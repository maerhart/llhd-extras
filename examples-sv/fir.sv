==> flow/design.v <==
module fir #(
	parameter int T = 4,
	parameter int NI = 8,
	parameter int NO = 2*NI
) (
	input logic CLK,
	input logic [NI-1:0] X,
	input logic [T-1:0][NI-1:0] W,
	output logic [NO-1:0] Y
);
	logic [T-1:0][NO-1:0] mul_out, add_out, q;
	for (genvar i = 0; i < T; i++)
		assign mul_out[i] = W[i] * X;
	for (genvar i = 0; i < T; i++)
		assign add_out[i] = q[i] + mul_out[T-i-1];
	assign q[0] = '0;
	for (genvar i = 1; i < T; i++)
		always_ff @(posedge CLK) q[i] <= add_out[i-1];
	assign Y = add_out[T-1];
endmodule
* Step by step through the tools: fir *
The steps from the RTL of fir to its reports follow in flow order.
Lines are those of the file above, counted from 1.
Not given: -

set-up
  top module = fir
  clock port = CLK
  library = sky130hd
  timing corner = tt_025C_1v80

* Elaborated design *
Counts by Yosys on the flattened word-level netlist (proc, flatten, opt, wreduce; memories kept). Register bits leave out memories and registers merged into their read ports (data or address); mux counts leave out enables and synchronous resets folded into registers. Print and check cells are left out. Cells with the same type and inputs are merged into one.

word-level totals
  output and inout bits = 16
  word-level cells = 10
  input port bits = 41
  register bits = 48

cells by class
  $add $sub $neg = 3
  $mul = 4

operator list
  kind                                          count
  8-bit by 8-bit multiplier with 16-bit output  4
  16-bit adder                                  3

* Logic depth *
Depth = most cells in a row (Yosys ltp): at word level without a register or memory, in the mapped netlist without a sequential cell, where the memories' decode and read muxes count.

logic depth
  word-level depth = 2
  ABC_AREA = 0
  depth in mapped cells = 18
  gate-level depth less buffers = 16

* Netlist *
Source: synth_stat.txt of the flow (Yosys; design flattened, memories mapped). It holds for the ABC_AREA given above (unset counts as 0); a run with the other value may have another netlist.

cells by type
  cell                       count  area in all (µm²)
  sky130_fd_sc_hd__fa_1      186    3.72E+03
  sky130_fd_sc_hd__ha_1      141    1.76E+03
  sky130_fd_sc_hd__inv_1     336    1261.21
  sky130_fd_sc_hd__and2_1    156    975.936
  sky130_fd_sc_hd__dfxtp_1   48     960.922
  sky130_fd_sc_hd__nand2_1   118    442.925
  sky130_fd_sc_hd__xnor2_1   29     253.994
  sky130_fd_sc_hd__a21oi_1   28     140.134
  sky130_fd_sc_hd__buf_4     16     120.115
  sky130_fd_sc_hd__nor2_1    32     120.115
  sky130_fd_sc_hd__o21ai_0   22     110.106
  sky130_fd_sc_hd__clkbuf_1  26     97.594
  sky130_fd_sc_hd__a211oi_1  11     82.579
  sky130_fd_sc_hd__a21o_1    11     82.579
  sky130_fd_sc_hd__o21a_1    11     82.579
  sky130_fd_sc_hd__xor2_1    7      61.309
  sky130_fd_sc_hd__nand3_1   11     55.053
  sky130_fd_sc_hd__nor3_1    9      45.043

Not listed: further types 32, cells in them 77.

mapped netlist
  cell area after synthesis = 10978.0 µm²
  mapped flip-flops = 48
  buffer cells = 47
  sequential part of the area = 960.9 µm²
  mapped cells = 1275

* Path before layout *
OpenSTA on the mapped netlist: ideal clock, no wires. The path of least setup slack (recovery checks aside). Input and output delay are each 20% of the period. Register names are those of the netlist, which keeps one name where synthesis merged equal registers.

timing post-synthesis
  path kind = in2out
  start point = in X[0]
  end point = out Y[13]
  buffers on the path = 2
  external output delay = 2860 ps
  required time = 11440 ps
  arrival time = 6616 ps
  external input delay = 2860 ps
  path slack = 4824 ps
  clock period = 14300 ps
  launch time at the first pin = 2860 ps
  delay of the path = 3756 ps
  driving pins on the path = 16
  synthesis period reached = 9476 ps

"delay of the path" is the arrival time less input delay plus setup time.
At an output port there is no setup time.
"driving pins on the path": output pins that drive a net of the path, with the launching flip-flop's if there is one; two outputs of one cell count as two.
"synthesis period reached" is the clock period less the worst setup slack; recovery checks do not enter. This is arithmetic on one report: input and output delays are still those of the set period (20% each).
Between the ends stands the longest chain of elaborated cells between them, by number of cells; it is not shown to be the way that was timed. Of several equally long chains one is given.
A line is the first line of the expression or statement that the cell stems from. Yosys adds cells for indexed reads and writes and turns some case tables into memories.

on the way, post-synthesis
  cells stage by stage = sky130_fd_sc_hd__clkbuf_1 -> sky130_fd_sc_hd__nand2_1 -> sky130_fd_sc_hd__fa_1 -> sky130_fd_sc_hd__inv_1 -> sky130_fd_sc_hd__fa_1 -> sky130_fd_sc_hd__inv_1 -> sky130_fd_sc_hd__fa_1 -> sky130_fd_sc_hd__fa_1 -> sky130_fd_sc_hd__inv_1 -> sky130_fd_sc_hd__ha_1 -> sky130_fd_sc_hd__o21a_1 -> sky130_fd_sc_hd__o31a_1 -> sky130_fd_sc_hd__o211ai_1 -> sky130_fd_sc_hd__nand2_1 -> sky130_fd_sc_hd__o311ai_1 -> sky130_fd_sc_hd__buf_4
  cells in the longest elaborated chain = 2
  elaborated cells on any way between the ends = 2
  RTL lines with such cells = 2
  classes of those cells = 1 x add/sub; 1 x mul

RTL lines, path post-synthesis
  item                                          line  source
  start: declaration                            7     input logic [NI-1:0] X,
  8-bit by 8-bit multiplier with 16-bit output  13    assign mul_out[i] = W[i] * X;
  16-bit adder                                  15    assign add_out[i] = q[i] + mul_out[T-i-1];
  end: declaration                              9     output logic [NO-1:0] Y

* Timing after layout *
From the final timing report of entry B: the path of least setup slack in the routed layout; clock arrival at registers is part of the times.
The path's times are printed in steps of 10 ps; the period is the one set.

timing post-layout
  path kind = in2out
  start point = in X[7]
  end point = out Y[13]
  path slack = 70 ps
  launch time at the first pin = 1250 ps
  external input delay = 1250 ps
  driving pins on the path = 18
  arrival time = 4920 ps
  required time = 4980 ps
  buffers on the path = 4
  external output delay = 1250 ps
  clock period = 6230 ps

Between the ends stands the longest chain of elaborated cells between them, by number of cells; it is not shown to be the way that was timed. Of several equally long chains one is given.

on the way, post-layout
  cells stage by stage = sky130_fd_sc_hd__buf_8 -> sky130_fd_sc_hd__buf_12 -> sky130_fd_sc_hd__nand2_4 -> sky130_fd_sc_hd__fa_1 -> sky130_fd_sc_hd__fa_1 -> sky130_fd_sc_hd__inv_1 -> sky130_fd_sc_hd__fa_1 -> sky130_fd_sc_hd__inv_1 -> sky130_fd_sc_hd__fa_1 -> sky130_fd_sc_hd__inv_2 -> sky130_fd_sc_hd__ha_4 -> sky130_fd_sc_hd__o21a_1 -> sky130_fd_sc_hd__o31a_1 -> sky130_fd_sc_hd__o211ai_1 -> sky130_fd_sc_hd__buf_4 -> sky130_fd_sc_hd__a21o_1 -> sky130_fd_sc_hd__o311ai_2 -> sky130_fd_sc_hd__buf_2
  cells in the longest elaborated chain = 2
  elaborated cells on any way between the ends = 2
  RTL lines with such cells = 2
  classes of those cells = 1 x add/sub; 1 x mul

RTL lines, path post-layout
  item                                          line  source
  start: declaration                            7     input logic [NI-1:0] X,
  8-bit by 8-bit multiplier with 16-bit output  13    assign mul_out[i] = W[i] * X;
  16-bit adder                                  15    assign add_out[i] = q[i] + mul_out[T-i-1];
  end: declaration                              9     output logic [NO-1:0] Y

Ticket comment

2 stored runs of fir in the flow (synthesis by Yosys, layout by OpenROAD, sky130hd cells), in arbitrary order. Constraints: input delay and output delay 20% of the set period each, output load 0.01 pF.
"achieved period" is the run's clock period less its worst setup slack. It is reckoned from that one timing run; input and output delays stay at 20% of the period that was set.
"allowed time less slack (worst setup path)" means the part of the period allowed to the worst setup path (the constraints hold back 20% at inputs and 20% at outputs) less its slack; where the path has registers, the arrival times of their clocks count too.
"allowed time less slack (worst setup path)" is given in steps of 10 ps.
Among the settings, n/a means not set for that run.
Among the results, n/a means that no value is shown for the run.

name                                             entry A  entry B
period_ns                                        6.53     6.23
CORE_UTILIZATION                                 70       40
SETUP_SLACK_MARGIN                               -0.62    n/a
PLACE_DENSITY                                    0.78     n/a
CORE_ASPECT_RATIO                                1.01     n/a
CORE_MARGIN                                      2        2
CELL_PAD_IN_SITES_GLOBAL_PLACEMENT               1        n/a
CELL_PAD_IN_SITES_DETAIL_PLACEMENT               1        n/a
CTS_CLUSTER_SIZE                                 13       n/a
CTS_CLUSTER_DIAMETER                             306      n/a
MIN_ROUTING_LAYER                                met1     n/a
CAP_MARGIN                                       20       20
SLEW_MARGIN                                      20       20
synthesis area (µm²)                             n/a      10978.0
die size (µm²)                                   n/a      28786.2
standard-cell area after layout (µm²)            n/a      12687.2
utilization in the final report (%)              n/a      47.1
setup slack of the worst path (ps)               n/a      67
setup total negative slack (ps)                  n/a      0
smallest hold slack (ps)                         n/a      467
achieved period (ps)                             n/a      6163
allowed time less slack (worst setup path) (ps)  n/a      3670
critical path type                               n/a      in2out

Entry A: unfinished; error DPL-0033 in placement
